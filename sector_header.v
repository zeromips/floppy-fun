==> flow/design.v <==
function automatic [15:0] crc;
    input [15:0] crcIn;
    input [7:0] data;
begin
    crc[0] = crcIn[8] ^ crcIn[12] ^ data[0] ^ data[4];
    crc[1] = crcIn[9] ^ crcIn[13] ^ data[1] ^ data[5];
    crc[2] = crcIn[10] ^ crcIn[14] ^ data[2] ^ data[6];
    crc[3] = crcIn[11] ^ crcIn[15] ^ data[3] ^ data[7];
    crc[4] = crcIn[12] ^ data[4];
    crc[5] = crcIn[8] ^ crcIn[12] ^ crcIn[13] ^ data[0] ^ data[4] ^ data[5];
    crc[6] = crcIn[9] ^ crcIn[13] ^ crcIn[14] ^ data[1] ^ data[5] ^ data[6];
    crc[7] = crcIn[10] ^ crcIn[14] ^ crcIn[15] ^ data[2] ^ data[6] ^ data[7];
    crc[8] = crcIn[0] ^ crcIn[11] ^ crcIn[15] ^ data[3] ^ data[7];
    crc[9] = crcIn[1] ^ crcIn[12] ^ data[4];
    crc[10] = crcIn[2] ^ crcIn[13] ^ data[5];
    crc[11] = crcIn[3] ^ crcIn[14] ^ data[6];
    crc[12] = crcIn[4] ^ crcIn[8] ^ crcIn[12] ^ crcIn[15] ^ data[0] ^ data[4] ^ data[7];
    crc[13] = crcIn[5] ^ crcIn[9] ^ crcIn[13] ^ data[1] ^ data[5];
    crc[14] = crcIn[6] ^ crcIn[10] ^ crcIn[14] ^ data[2] ^ data[6];
    crc[15] = crcIn[7] ^ crcIn[11] ^ crcIn[15] ^ data[3] ^ data[7];
end
endfunction
module sector_header (
	input i_Reset,
	input i_Clk,
	input i_Sync,
	input [7:0] i_Data,
	input i_Valid,
	output [7:0] o_Track,
	output [7:0] o_Side,
	output [7:0] o_Sector,
	output [7:0] o_SectorSize,  
	output o_CRCError,
	output o_Valid);
	localparam WAIT_SYNC = 4'd0;
	localparam WAIT_A1_0 = 4'd1;
	localparam WAIT_A1_1 = 4'd2;
	localparam WAIT_A1_2 = 4'd3;
	localparam WAIT_FE = 4'd4;
	localparam GET_TRACK = 4'd5;
	localparam GET_SIDE = 4'd6;
	localparam GET_SECTOR = 4'd7;
	localparam GET_SECTOR_SIZE = 4'd8;
	localparam GET_CRC0 = 4'd9;
	localparam GET_CRC1 = 4'd10;
	localparam CHECK_CRC = 4'd11;
	reg [7:0] r_Track;
	reg [7:0] r_Side;
	reg [7:0] r_Sector;
	reg [7:0] r_SectorSize;
	reg [15:0] r_CRCRead;
	reg [15:0] r_CRCCalc;
	reg [3:0] r_State;
	reg r_CRCError;
	reg r_Valid;
	always @(posedge i_Clk or posedge i_Reset)
	begin
		if (i_Reset)
		begin
			r_State <= WAIT_SYNC;
			r_CRCError <= 0;
		end
		else
		begin
			if (i_Sync && (r_State != WAIT_A1_1) && (r_State != WAIT_A1_2))
			begin
				r_State <= WAIT_A1_0;
				r_CRCCalc <= 16'hffff;
			end
			else if (i_Valid)
			begin
				if (r_State < GET_CRC0)
					r_CRCCalc <= crc(r_CRCCalc, i_Data);
				case (r_State)
				WAIT_A1_0:
					if (i_Data == 8'hA1)
						r_State <= WAIT_A1_1;
					else
						r_State <= WAIT_SYNC;
				WAIT_A1_1:
					if (i_Data == 8'hA1)
						r_State <= WAIT_A1_2;
					else
						r_State <= WAIT_SYNC;
				WAIT_A1_2:
					if (i_Data == 8'hA1)
						r_State <= WAIT_FE;
					else
						r_State <= WAIT_SYNC;
				WAIT_FE:
					if (i_Data == 8'hFE)
						r_State <= GET_TRACK;
					else
						r_State <= WAIT_SYNC;
				GET_TRACK:
					begin
						r_Track <= i_Data;
						r_State <= GET_SIDE;
					end
				GET_SIDE:
					begin
						r_Side <= i_Data;
						r_State <= GET_SECTOR;
					end
				GET_SECTOR:
					begin
						r_Sector <= i_Data;
						r_State <= GET_SECTOR_SIZE;
					end
				GET_SECTOR_SIZE:
					begin
						r_SectorSize <= i_Data;
						r_State <= GET_CRC0;
					end
				GET_CRC0:
					begin
						r_CRCRead[15:8] <= i_Data;
						r_State <= GET_CRC1;
					end
				GET_CRC1:
					begin
						r_CRCRead[7:0] <= i_Data;
						r_State <= CHECK_CRC;
					end
				default:
					r_State <= WAIT_SYNC;
				endcase
			end
			if (r_State == CHECK_CRC)
			begin
				if (r_CRCCalc == r_CRCRead)
					r_Valid <= 1;
				else
					r_CRCError <= 1;
				r_State <= WAIT_SYNC;
			end
			if (r_Valid)
				r_Valid <= 0;
			if (r_CRCError)
				r_CRCError <= 0;
		end
	end
	assign o_Track = r_Track;
	assign o_Side = r_Side;
	assign o_Sector = r_Sector;
	assign o_SectorSize = r_SectorSize;
	assign o_CRCError = r_CRCError;
	assign o_Valid = r_Valid;
endmodule
; From RTL to reports: sector_header
; What the tools print for sector_header, step after step.
; Line numbers count from 1 in the design file above.
; Operators: Yosys type, input widths -> output width; for muxes data width and select width s.
; Library cell names are shortened.
; The mark - stands for no value.
[setup]
top_module = sector_header
clk_port = i_Clk
library = sky130hd
lib_corner = tt_025C_1v80

; Word-level counts
; Counts by Yosys on the flattened word-level netlist (proc, flatten, opt, wreduce; memories kept). Register bits leave out memories and registers merged into their read ports (data or address). Print and check cells are left out. Cells with the same type and inputs are merged into one.
[classes]
n_cmp = 1
equal = 16
mux = 14
bitwise = 56
n_reduce_logical = 13
[ops]
columns = cell, n
row1 = $xor 1x1->1, 53
row2 = $pmux 4 s10, 1
row3 = $mux 16, 2
row4 = $reduce_and 4->1, 6
row5 = $eq 16x16->1, 1
row6 = $eq 4x3->1 const B, 4
row7 = $eq 4x4->1 const B, 4
row8 = $eq 8x8->1 const B, 2
row9 = $mux 4, 3
row10 = $eq 4x2->1 const B, 2
row11 = $ne 4x2->1 const B, 2
row12 = $mux 3, 2
row13 = $reduce_bool 2->1, 2
row14 = $eq 4x1->1 const B, 1
row15 = $lt 4x4->1 const B, 1
row16 = $mux 2, 2
row17 = $mux 1, 4
row18 = $not 1->1, 3
row19 = $reduce_and 3->1, 1
row20 = $reduce_bool 3->1, 1
row21 = $logic_and 1x1->1, 2
row22 = $reduce_or 2->1, 1
[word_totals]
register_bits = 70
in_bits = 12
wordCells = 110

; Depth
; Yosys ltp: most cells in a row. Word level: on the elaborated netlist, between registers, memories and ports. Mapped: between sequential cells and ports; inverters and the memories' decode and read muxes count.
[logic_depth]
depth_word = 8
abc_area = 0
ltp_mapped = 5
depth_no_buf = 4

; After synthesis
; Yosys stat after the flow's synthesis: flattened, memories mapped to cells. It holds for the ABC_AREA given above (unset counts as 0); a run with the other value may have another netlist.
; The area totals of this step are shown rounded.
[mapped]
cell_count = 212
area_um2 = 3151
sequential_area_um2 = 2278
ffs = 78
n_buf = 6
[by_type]
columns = cell_type, n, type_area_um2
row1 = edfxtp_1, 65, 1.95E+03
row2 = dfrtp_1, 12, 300.288
row3 = xor2_1, 20, 175.168
row4 = xnor2_1, 16, 140.134
row5 = nand2_1, 31, 116.362
row6 = a21oi_1, 9, 45.043
row7 = xor2_2, 2, 32.531
row8 = nor3_1, 6, 30.029
row9 = dfstp_2, 1, 26.275
row10 = nor2_1, 7, 26.275
row11 = nor4_1, 4, 25.024
row12 = nor4_4, 1, 21.27
row13 = o21ai_0, 4, 20.019
row14 = a41oi_2, 1, 16.266
row15 = inv_1, 4, 15.014
row16 = and2_1, 2, 12.512
row17 = and4bb_2, 1, 12.512
row18 = or2_1, 2, 12.512
; Not listed: further types 19, cells in them 24.

; Timing after synthesis
; Source: OpenSTA report_checks on the synthesized netlist (no wires, ideal clock, input and output delay 20% of the period each), path of least setup slack; recovery checks are left aside. Register names are those of the netlist, which keeps one name where synthesis merged equal registers.
[synth_path]
path_type = input to register
from = in i_Sync
to = reg r_CRCCalc[0]
period_ns = 3.29
input_delay_ns = 0.658
setup_time_ns = 0.411
launch_ns = 0.658
t_arrival_ns = 2.114
required_time_ns = 2.879
path_slack_ns = 0.765
delay_ns = 1.867
driving_pins = 3
n_path_buf = 0
synth_period_reached_ns = 2.525
; "delay_ns" is the arrival time less input delay plus setup time.
; "driving_pins": output pins that drive a net of the path, with the launching flip-flop's if there is one; two outputs of one cell count as two.
; "synth_period_reached_ns" = period - worst setup slack (recovery checks aside). The figure is calculated, with input and output delays left at 20% of the set period.
; Between the ends stands the longest chain of elaborated cells between them, by number of cells; it is not shown to be the way that was timed. Of several equally long chains one is given.
; A line is the first line of the expression or statement that the cell stems from. Yosys adds cells for indexed reads and writes and turns some case tables into memories.
[synth_via]
cell_sequence = inv_1 > a41o_1 > o21ai_0
elab_chain_len = 4
cells_between = 5
[synth_lines]
columns = item, line
row1 = from (decl), 26  ; input i_Sync,
row2 = $logic_and 1x1->1 x2, 65  ; if (i_Sync && (r_State != WAIT_A1_1) && (r_State != WAIT_A1_2))
row3 = $reduce_bool 2->1, -
row4 = $reduce_and 3->1, -
row5 = to (assign), 68  ; r_CRCCalc <= 16'hffff;
row6 = to (assign), 73  ; r_CRCCalc <= crc(r_CRCCalc, i_Data);
row7 = to (decl), 52  ; reg [15:0] r_CRCCalc;

; Timing after layout
; Path of least setup slack in the final report of record 1 (OpenROAD, finished layout, wires in). Where an end is a register, its clock arrival counts in the times.
[layout_path]
path_type = register to register
from = reg r_State
to = reg r_SectorSize[5]
period_ns = 2.81
setup_time_ns = 0.37
launch_ns = 0.34
t_arrival_ns = 2.22
required_time_ns = 2.78
path_slack_ns = 0.56
driving_pins = 5
n_path_buf = 1
; An end named without its bit number is one bit of that signal or, where synthesis recoded a state register, one of its new flip-flops.
; Between the ends stands the longest chain of elaborated cells between them, by number of cells; it is not shown to be the way that was timed. Of several equally long chains one is given.
; A register here has more assigning lines than the two given.
[layout_via]
cell_sequence = dfrtp_1 > nor4_4 > a41oi_2 > buf_6 > nor3_2
elab_chain_len = 5
cells_between = 7
[layout_lines]
columns = item, line
row1 = from (decl), 53  ; reg [3:0] r_State;
row2 = from (assign), 60  ; r_State <= WAIT_SYNC;
row3 = from (assign), 67  ; r_State <= WAIT_A1_0;
row4 = $ne 4x2->1, 65  ; if (i_Sync && (r_State != WAIT_A1_1) && (r_State != WAIT_A1_2))
row5 = $logic_and 1x1->1 x2, 65
row6 = $not 1->1, -
row7 = $reduce_and 4->1, -
row8 = to (assign), 112  ; r_SectorSize <= i_Data;
row9 = to (decl), 50  ; reg [7:0] r_SectorSize;

; Settings and measured results of 2 stored flow runs for module sector_header (sky130hd), not sorted in any way. The constraints put input and output delay at 20% of the set period each and load the outputs with 0.01 pF.
; "timing.achieved_period_ns" is the run's clock period less its worst setup slack. It is reckoned from that one timing run; input and output delays stay at 20% of the period that was set.
; "timing.worst_path_ns" means the part of the period allowed to the worst setup path (the constraints hold back 20% at inputs and 20% at outputs) less its slack; where the path has registers, the arrival times of their clocks count too.
; "power.total_w" is the tool's figure for a default switching activity; nothing was simulated.
; Measured values are rounded.

[record 1: settings]
period_ns = 2.81
CORE_UTILIZATION = 39
SETUP_SLACK_MARGIN = 0.21
PLACE_DENSITY_LB_ADDON = 0.08
CORE_ASPECT_RATIO = 0.83
TNS_END_PERCENT = 95
GPL_TIMING_DRIVEN = 0
CTS_CLUSTER_DIAMETER = 325
SLEW_MARGIN = 35
CAP_MARGIN = 20
CORE_MARGIN = 2
[record 1: results]
die_area_um2 = 8817
synthesis_area_um2 = 3151
timing.setup.ws_ns = 0.556
cell_area_final_um2 = 3949
tns_ns = 0.000
timing.worst_path_ns = 2.25
critical_path_kind = register to register
post_route_util_pct = 51.1
power.total_w = 0.002064
timing.achieved_period_ns = 2.254

[record 2: settings]
period_ns = 2.78
CORE_UTILIZATION = 21
PLACE_DENSITY_LB_ADDON = 0.2
HOLD_SLACK_MARGIN = 0.27
CELL_PAD_IN_SITES_GLOBAL_PLACEMENT = 1
TNS_END_PERCENT = 20
GPL_ROUTABILITY_DRIVEN = 0
SLEW_MARGIN = 40
CAP_MARGIN = 20
CORE_MARGIN = 2
[record 2: results]
die_area_um2 = 16000
synthesis_area_um2 = 3151
timing.setup.ws_ns = 0.660
cell_area_final_um2 = 4218
tns_ns = 0.000
timing.worst_path_ns = 1.56
critical_path_kind = input to register
post_route_util_pct = 28.9
power.total_w = 0.002541
timing.achieved_period_ns = 2.120
