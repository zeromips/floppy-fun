==> flow/design.v <==
module vga_timing (
	input i_Clk,
	output o_DE,
	output o_HSync,
	output o_VSync);
	reg [9:0] h_ctr = 0;
	reg [9:0] v_ctr = 0;
	reg r_h_sync;
	reg r_v_sync;
	reg r_h_active;
	reg r_v_active;
	localparam POS_H_SYNC = 96;
	localparam POS_H_BACKPORCH = POS_H_SYNC + 48;
	localparam POS_H_ACTIVE = POS_H_BACKPORCH + 640;
	localparam POS_H_FRONTPORCH = POS_H_ACTIVE + 16;
	localparam H_POL = 0;
	localparam POS_V_SYNC = 2;
	localparam POS_V_BACKPORCH = POS_V_SYNC + 31;
	localparam POS_V_ACTIVE = POS_V_BACKPORCH + 480;
	localparam POS_V_FRONTPORCH = POS_V_ACTIVE + 11;
	localparam V_POL = 0;
	always @(posedge i_Clk)
	begin
		if (h_ctr < POS_H_SYNC)
		begin
			r_h_active <= 0;
			r_h_sync <= H_POL;
			h_ctr <= h_ctr + 1;
		end
		else if (h_ctr < POS_H_BACKPORCH)
		begin
			r_h_sync <= !H_POL;
			h_ctr <= h_ctr + 1;
		end
		else if (h_ctr < POS_H_ACTIVE)
		begin
			h_ctr <= h_ctr + 1;
			r_h_active <= 1;
		end
		else if (h_ctr < POS_H_FRONTPORCH)
		begin
			h_ctr <= h_ctr + 1;
			r_h_active <= 0;
		end
		else
		begin
			h_ctr <= 0;
			v_ctr <= v_ctr + 1;
		end
		if (v_ctr < POS_V_SYNC)
		begin
			r_v_sync <= V_POL;
		end
		else if (v_ctr < POS_V_BACKPORCH)
		begin
			r_v_sync <= !V_POL;
		end
		else if (v_ctr < POS_V_ACTIVE)
		begin
			r_v_active <= 1;
		end
		else if (v_ctr < POS_V_FRONTPORCH)
		begin
			r_v_active <= 0;
		end
		else
		begin
			v_ctr <= 0;
		end
	end
	assign o_HSync = r_h_sync;
	assign o_VSync = r_v_sync;
	assign o_DE = r_h_active && r_v_active;
endmodule
From RTL to reports: vga_timing:

Tool output for the design above, in the order of the flow.
Line numbers count from 1 in the design file above.
Cell names lack the library's common part.
The mark - stands for no value.

* design top: vga_timing
* clock port: i_Clk
* standard-cell library: sky130hd
* library corner: tt_025C_1v80

Word level:

Source: Yosys, flattened and elaborated, memories not mapped. Widths are those after wreduce. Registers that Yosys merges into a memory's read port (data or address) are not register bits. Print and check cells do not count. Equal cells are merged and count once.

* add/subtract/negate cells: 2
* multiply operators: 0
* divide/modulo/power cells: 0
* order comparisons: 8
* eq/ne operators: 0
* shift-type cells: 0
* mux-type cells: 15
* bitwise logic cells: 3
* reduce/logical cells: 5

Operators by type and width (number)
* two-way mux 10 bit: 12
* < comparator 10 bit with constant B: 4
* adder 10 x 1 -> 10 bit with constant B: 2
* < comparator 10 x 2 -> 1 bit with constant B: 1
* < comparator 10 x 6 -> 1 bit with constant B: 1
* < comparator 10 x 7 -> 1 bit with constant B: 1
* < comparator 10 x 8 -> 1 bit with constant B: 1
* nonzero test 2 bit: 2
* NOT 1 bit: 3
* AND reduction 3 bit: 1
* two-way mux 1 bit: 3
* AND reduction 2 bit: 1
* logical AND 1 bit: 1

* register bits: 24
* bits in latches: 0
* bits in writable memories: 0
* bits in read-only memories: 0
* clocked read ports x word width: 0
* memories: 0
* bits of input ports: 1

Logic depth:

Depth = most cells in a row (Yosys ltp): at word level without a register or memory, in the mapped netlist without a sequential cell, where the memories' decode and read muxes count.

* depth in word-level cells: 9
* ABC_AREA: 0
* depth in mapped cells: 6

Synthesis result:

The flow's flattened synthesis, as Yosys stat reports it; memories are mapped. The netlist is that of the ABC_AREA named above (0 if unset); the other value can give another one.

* mapped cells: 125
* cell area after synthesis: 1116.1 µm²
* sequential part of the area: 490.5 µm²
* mapped flip-flops: 24
* buffers: 7

Cells by type (number)
* dfxtp_1: 23
* nor2_1: 23
* xnor2_1: 6
* xor2_1: 6
* ha_1: 3
* nand3_1: 7
* a2111oi_2: 2
* edfxtp_1: 1
* a21oi_1: 5
* and2_1: 4
* buf_2: 4
* inv_1: 5
* or3_1: 3
* and4_1: 2
* nand2_1: 4
* nor3_1: 3
* and3_1: 2
* nand4_1: 2

Other cell types: 19; their cells: 20.

Timing after synthesis:

Path of least setup slack by OpenSTA after synthesis, without wires, with an ideal clock, recovery checks aside; 20% of the period is set as input and as output delay. Where synthesis merged equal registers, the netlist keeps one of their names.

* path type: reg2reg
* start: reg v_ctr[8]
* end: reg r_v_active
* period: 2410 ps
* launch time at the first pin: 0 ps
* data arrival time: 1411 ps
* data required time: 2112 ps
* slack: 700 ps
* path delay: 1709 ps
* stages on the path: 6
* path buffers: 1
* period reached after synthesis: 1710 ps

"path delay" is the arrival time less input delay plus setup time.
"stages on the path": output pins that drive a net of the path, with the launching flip-flop's if there is one; two outputs of one cell count as two.
"period reached after synthesis" = period - worst setup slack (recovery checks aside). The figure is calculated, with input and output delays left at 20% of the set period.
Between the ends stands the longest chain of elaborated cells between them, by number of cells; it is not shown to be the way that was timed. Of several equally long chains one is given.
A line is the first line of the expression or statement that the cell stems from. Yosys adds cells for indexed reads and writes and turns some case tables into memories.
The path ends at the enable pin of a flip-flop; only ways to that pin are counted.

* path through: dfxtp_1 > or3_1 > or3_1 > o21a_1 > buf_6 > nor2_1
* length of the longest elaborated chain: 3

Ends and longest elaborated chain, post-synthesis
* start, declared: line 7 `reg [9:0] v_ctr = 0;`
* start, assigned: line 48 `v_ctr <= v_ctr + 1;`
* start, assigned: line 68 `v_ctr <= 0;`
* < comparator 10 x 2 -> 1 bit: line 50 `if (v_ctr < POS_V_SYNC)`
* NOT 1 bit
* AND reduction 3 bit
* end, assigned: line 60 `r_v_active <= 1;`
* end, assigned: line 64 `r_v_active <= 0;`
* end, declared: line 11 `reg r_v_active;`

Worst path after layout:

From the final timing report of job 1: the path of least setup slack in the routed layout; clock arrival at registers is part of the times.
The report prints the path's times to 10 ps; the period is as set.

* path type: reg2reg
* start: reg v_ctr[6]
* end: reg r_v_active
* period: 1260 ps
* launch time at the first pin: 260 ps
* data arrival time: 1710 ps
* data required time: 1260 ps
* slack: -450 ps
* stages on the path: 6
* path buffers: 1

Between the ends stands the longest chain of elaborated cells between them, by number of cells; it is not shown to be the way that was timed. Of several equally long chains one is given.
The path ends at the enable pin of a flip-flop; only ways to that pin are counted.

* path through: dfxtp_2 > or3_4 > or3_4 > o21a_1 > buf_6 > nor2_4
* length of the longest elaborated chain: 3

Ends and longest elaborated chain, after layout
* start, declared: line 7 `reg [9:0] v_ctr = 0;`
* start, assigned: line 48 `v_ctr <= v_ctr + 1;`
* start, assigned: line 68 `v_ctr <= 0;`
* < comparator 10 x 2 -> 1 bit: line 50 `if (v_ctr < POS_V_SYNC)`
* NOT 1 bit
* AND reduction 3 bit
* end, assigned: line 60 `r_v_active <= 1;`
* end, assigned: line 64 `r_v_active <= 0;`
* end, declared: line 11 `reg r_v_active;`

# Flow runs of vga_timing

Stored flow runs of vga_timing (2 of them; Yosys, OpenROAD, sky130hd). They differ in their settings and are not a sequence. Constraints: input delay and output delay 20% of the set period each, output load 0.01 pF.
"period reached" is the run's clock period less its worst setup slack. It is reckoned from that one timing run; input and output delays stay at 20% of the period that was set.
By "power" is meant OpenSTA's value without simulated activity: inputs other than the clock are taken to toggle once in ten clock periods, and the tool carries that through the logic.

### Job 1

==> flow/run.sh <==
#!/bin/bash
# the make line also repeats the synthesis and layout settings of config.mk as NAME=value (left out here)
make -C /OpenROAD-flow-scripts/flow DESIGN_CONFIG=/design/flow/config.mk WORK_HOME=/design/flow/orfs CLKGATE_MAP_FILE= finish
==> flow/config.mk <==
export PLATFORM = sky130hd
export DESIGN_NAME = vga_timing
export DESIGN_NICKNAME = vga_timing
export VERILOG_FILES = /design/flow/design.v
export SDC_FILE = /design/flow/constraint.sdc
export NUM_CORES = 4
export LEC_CHECK = 0
export CAP_MARGIN = 30
export CELL_PAD_IN_SITES_DETAIL_PLACEMENT = 0
export CELL_PAD_IN_SITES_GLOBAL_PLACEMENT = 1
export CORE_ASPECT_RATIO = 1.82
export CORE_MARGIN = 8
export CORE_UTILIZATION = 40
export CTS_CLUSTER_DIAMETER = 275
export GPL_TIMING_DRIVEN = 0
export MAX_ROUTING_LAYER = met4
export MIN_ROUTING_LAYER = met2
export PLACE_DENSITY_LB_ADDON = 0.16
export SETUP_SLACK_MARGIN = 0.33
export SLEW_MARGIN = 20
export TNS_END_PERCENT = 20
==> flow/constraint.sdc <==
create_clock -name core_clock -period 1.26 [get_ports {i_Clk}]
set_input_delay 0.2520 -clock core_clock [delete_from_list [all_inputs] [get_ports {i_Clk}]]
set_output_delay 0.2520 -clock core_clock [all_outputs]
set_load 0.01 [all_outputs]

Results of job 1:
- Die size: 4812.8 µm²
- Standard-cell area after routing: 1425.1 µm²
- Period reached: 1708 ps
- Chip area after synthesis (Yosys): 1116.1 µm²
- Power: 1.290 mW
- Total negative slack: -4498 ps
- Setup slack of the worst path: -448 ps

### Job 2

==> flow/run.sh <==
#!/bin/bash
# the make line also repeats the synthesis and layout settings of config.mk as NAME=value (left out here)
make -C /OpenROAD-flow-scripts/flow DESIGN_CONFIG=/design/flow/config.mk WORK_HOME=/design/flow/orfs CLKGATE_MAP_FILE= finish
==> flow/config.mk <==
export PLATFORM = sky130hd
export DESIGN_NAME = vga_timing
export DESIGN_NICKNAME = vga_timing
export VERILOG_FILES = /design/flow/design.v
export SDC_FILE = /design/flow/constraint.sdc
export NUM_CORES = 4
export LEC_CHECK = 0
export ABC_AREA = 0
export CAP_MARGIN = 20
export CELL_PAD_IN_SITES_GLOBAL_PLACEMENT = 0
export CORE_MARGIN = 2
export CORE_UTILIZATION = 68
export CTS_CLUSTER_DIAMETER = 20
export GPL_TIMING_DRIVEN = 0
export MAX_ROUTING_LAYER = met5
export SLEW_MARGIN = 5
==> flow/constraint.sdc <==
create_clock -name core_clock -period 2.71 [get_ports {i_Clk}]
set_input_delay 0.5420 -clock core_clock [delete_from_list [all_inputs] [get_ports {i_Clk}]]
set_output_delay 0.5420 -clock core_clock [all_outputs]
set_load 0.01 [all_outputs]

Results of job 2:
- Power: 0.6205 mW
- Period reached: 1883 ps
- Total negative slack: 0 ps
- Die size: 1981.1 µm²
- Chip area after synthesis (Yosys): 1116.1 µm²
- Setup slack of the worst path: 827 ps
- Standard-cell area after routing: 1218.7 µm²
